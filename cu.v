==> flow/design.v <==
module control_unit (
    input wire clk,
    input wire reset,
    input wire [3:0] opcode,
    input wire zero,
    input wire carry,
    output reg pc_inc,
    output reg pc_load,
    output reg ir_load,
    output reg regA_load,
    output reg regR0_load,
    output reg regR1_load,
    output reg [1:0] alu_op,
    output reg output_enable,
    output reg halt
);
    reg [1:0] state;
    localparam FETCH = 2'b00, DECODE = 2'b01, EXECUTE = 2'b10;
    always @(posedge clk or posedge reset) begin
        if (reset) begin
            state <= FETCH;
            halt <= 0;
        end else begin
            case (state)
                FETCH: begin
                    ir_load <= 1;
                    pc_inc <= 1;
                    regA_load <= 0;
                    regR0_load <= 0;
                    regR1_load <= 0;
                    output_enable <= 0;
                    pc_load <= 0;
                    alu_op <= 2'b00;
                    state <= DECODE;
                end
                DECODE: begin
                    ir_load <= 0;
                    pc_inc <= 0;
                    state <= EXECUTE;
                end
                EXECUTE: begin
                    regA_load <= 0;
                    regR0_load <= 0;
                    regR1_load <= 0;
                    output_enable <= 0;
                    pc_load <= 0;
                    alu_op <= 2'b00;
                    case (opcode)
                        4'b0000: ;  
                        4'b0001: regR0_load <= 1;  
                        4'b0010: begin           
                            alu_op <= 2'b00;
                            regA_load <= 1;
                        end
                        4'b0011: begin           
                            alu_op <= 2'b01;
                            regA_load <= 1;
                        end
                        4'b0100: regR1_load <= 1;  
                        4'b0101: begin           
                            alu_op <= 2'b00;
                            regA_load <= 1;
                        end
                        4'b0110: begin           
                            alu_op <= 2'b01;
                            regA_load <= 1;
                        end
                        4'b0111: output_enable <= 1;  
                        4'b1000: pc_load <= 1;  
                        4'b1001: begin  
                            if (zero)
                                pc_load <= 1;
                        end
                        4'b1010: begin  
                            if (carry)
                                pc_load <= 1;
                        end
                        4'b1111: halt <= 1;  
                        default: ;  
                    endcase
                    state <= FETCH;  
                end
            endcase
        end
    end
endmodule
# Tool chain data of control_unit
# The steps from the RTL of control_unit to its reports follow in flow order.
# Lines are those of the file above, counted from 1.
# Operators carry their Yosys type and port widths (W data, S select, Z words).
# Cell names lack the library's common part.
# The mark -- stands for no value.
[inputs]
design = "control_unit"
clk_port = "clk"
lib = "sky130hd"
corner = "tt_025C_1v80"

# After elaboration
# Source: Yosys, flattened and elaborated, memories not mapped. Widths are those after wreduce. Registers that Yosys merges into a memory's read port (data or address) are not register bits. Print and check cells do not count. Equal cells are merged and count once.
[word_totals]
ff_bits = 11
output_inout_bits = 10
elab_cells = 48
[classes]
equal = 13
n_mux = 16
n_logic = 1
n_reduce_logical = 9
[op_table]
columns = ["operator", "n"]
rows = [
  ["$eq A4 B3 Y1 const B", 4],
  ["$eq A4 B4 Y1 const B", 4],
  ["$pmux W1 S2", 6],
  ["$eq A4 B2 Y1 const B", 2],
  ["$mux W1", 7],
  ["$reduce_and A2 Y1", 3],
  ["$pmux W2 S3", 1],
  ["$reduce_bool A2 Y1", 2],
  ["$eq A4 B1 Y1 const B", 1],
  ["$reduce_or A4 Y1", 1],
  ["$pmux W2 S2", 1],
  ["$reduce_bool A3 Y1", 1],
  ["$pmux W1 S3", 1],
  ["$eq A2 B1 Y1 const B", 1],
  ["$eq A2 B2 Y1 const B", 1],
  ["$logic_not A2 Y1", 1],
  ["$reduce_or A2 Y1", 1],
  ["$not A1 Y1", 1],
]

# Depth
# Depth = most cells in a row (Yosys ltp): at word level without a register or memory, in the mapped netlist without a sequential cell, where the memories' decode and read muxes count.
[depth]
word_depth = 4
ABC_AREA = 0
ltp_mapped = 3

# Netlist
# The flow's flattened synthesis, as Yosys stat reports it; memories are mapped. The netlist is that of the ABC_AREA named above (0 if unset); the other value can give another one.
# Totals and module areas in this step are rounded.
[synth_totals]
mapped_cells = 38
mapped_area_um2 = 461.7
seqArea_um2 = 311.5
ffs = 11
buffers = 2
[by_type]
columns = ["cell_type", "n", "type_area_um2"]
rows = [
  ["edfxtp_1", 7, 210.202],
  ["dfrtp_1", 3, 75.072],
  ["dfstp_2", 1, 26.275],
  ["nor2_1", 6, 22.522],
  ["xor2_1", 2, 17.517],
  ["buf_4", 2, 15.014],
  ["nor2b_1", 2, 12.512],
  ["inv_1", 3, 11.261],
  ["nand2_1", 3, 11.261],
  ["and4b_1", 1, 10.01],
  ["nor4b_1", 1, 8.758],
  ["and3_2", 1, 7.507],
  ["o21bai_1", 1, 7.507],
  ["nand2b_1", 1, 6.256],
  ["o22ai_1", 1, 6.256],
  ["nand3_1", 1, 5.005],
  ["nor3_1", 1, 5.005],
  ["conb_1", 1, 3.754],
]

# Path before layout
# OpenSTA on the mapped netlist: ideal clock, no wires. The path of least setup slack (recovery checks aside). Input and output delay are each 20% of the period. Register names are those of the netlist, which keeps one name where synthesis merged equal registers.
[synth_path]
path_type = "reg2reg"
start = "register state"
end = "register alu_op[0]"
clock_period_ns = 1.49
setup_time_ns = 0.350
launch_ns = 0.000
arrival_time_ns = 0.840
t_required_ns = 1.140
slack_ns = 0.299
delay_ns = 1.190
path_stages = 3
path_buffers = 0
period_less_setup_slack_ns = 1.191
# "delay_ns" is the arrival time less input delay plus setup time.
# "path_stages" counts driving pins, that of a launching flip-flop among them; a cell with two outputs on the path counts twice.
# "period_less_setup_slack_ns" = period - worst setup slack (recovery checks aside). The figure is calculated, with input and output delays left at 20% of the set period.
# An end named without its bit number is one bit of that signal or, where synthesis recoded a state register, one of its new flip-flops.
# A register here has more assigning lines than the two given.
[synth_via]
path_cell_list = "dfstp_2 -> nor2_1 -> nor2_1"
[synth_lines]
columns = ["element", "line", "text"]
rows = [
  ["from (decl)", 17, "reg [1:0] state;"],
  ["from (assign)", 21, "state <= FETCH;"],
  ["from (assign)", 34, "state <= DECODE;"],
  ["to (assign)", 33, "alu_op <= 2'b00;"],
  ["to (assign)", 47, "alu_op <= 2'b00;"],
  ["to (decl)", 13, "output reg [1:0] alu_op,"],
]
# No chain of elaborated cells between the ends is given.

# Worst path after layout
# From the final timing report of entry A: the path of least setup slack in the routed layout; clock arrival at registers is part of the times.
[layout_path]
path_type = "in2reg"
start = "input port opcode[0]"
end = "register alu_op[0]"
clock_period_ns = 1.23
setup_time_ns = 0.24
launch_ns = 0.25
arrival_time_ns = 1.11
t_required_ns = 1.24
slack_ns = 0.13
path_stages = 3
path_buffers = 1
# Between the ends stands the longest chain of elaborated cells between them, by number of cells; it is not shown to be the way that was timed. Of several equally long chains one is given.
# Each line given opens the expression or statement behind the cell; cells for indexed reads and writes are added by Yosys, which also makes memories of some case tables.
# A register here has more assigning lines than the two given.
[layout_via]
path_cell_list = "clkdlybuf4s50_1 -> xor2_1 -> and3_2"
elab_chain_cells = 4
cells_between = 5
lines_between = 2
[layout_lines]
columns = ["element", "line", "text"]
rows = [
  ["from (decl)", 4, "input wire [3:0] opcode,"],
  ["$eq A4 B3 Y1", 48, "case (opcode)"],
  ["$reduce_or A2 Y1", "--", ""],
  ["$mux W1", 48, ""],
  ["$pmux W2 S2", 24, "case (state)"],
  ["to (assign)", 33, "alu_op <= 2'b00;"],
  ["to (assign)", 47, "alu_op <= 2'b00;"],
  ["to (decl)", 13, "output reg [1:0] alu_op,"],
]

# Top module control_unit; platform sky130hd; tools Yosys and OpenROAD; 2 stored runs in no particular order. Input and output delays are each 20% of the period that was set; the output load is 0.01 pF.
# By "clock_period_reached_ns" is meant the clock period of the run minus its worst setup slack. This is arithmetic on one report: input and output delays are still those of the set period (20% each).
# "worst_path_ns" means the part of the period allowed to the worst setup path (the constraints hold back 20% at inputs and 20% at outputs) less its slack; where the path has registers, the arrival times of their clocks count too.
# "final_power_mw" rests on the timing tool's default activity at the inputs, not on a simulated workload.
# Results are given in rounded form.

[[run]]
name = "entry A"
[run.settings]
period_ns = 1.23
CORE_UTILIZATION = 18
SETUP_SLACK_MARGIN = 0.17
CORE_ASPECT_RATIO = 1.02
TNS_END_PERCENT = 15
GPL_ROUTABILITY_DRIVEN = 0
MIN_ROUTING_LAYER = "met1"
CAP_MARGIN = 20
CORE_MARGIN = 2
SLEW_MARGIN = 20
[run.results]
design.die.area_um2 = 2986
clock_period_reached_ns = 1.104
final_power_mw = 0.6712
finish.utilization_pct = 28.7
tns_setup_ns = 0.000
cell_area_final_um2 = 698.2
worst_path_ns = 0.86
worstPathKind = "in2reg"
setup_ws_ns = 0.126
synthesis_area_um2 = 461.7

[[run]]
name = "entry B"
[run.settings]
period_ns = 1.34
CORE_UTILIZATION = 45
CAP_MARGIN = 20
CORE_MARGIN = 2
SLEW_MARGIN = 20
[run.results]
setup_ws_ns = 0.122
design.die.area_um2 = 1298
clock_period_reached_ns = 1.218
final_power_mw = 0.5855
tns_setup_ns = 0.000
synthesis_area_um2 = 461.7
finish.utilization_pct = 70.6
cell_area_final_um2 = 660.6
worst_path_ns = 0.95
worstPathKind = "reg2out"
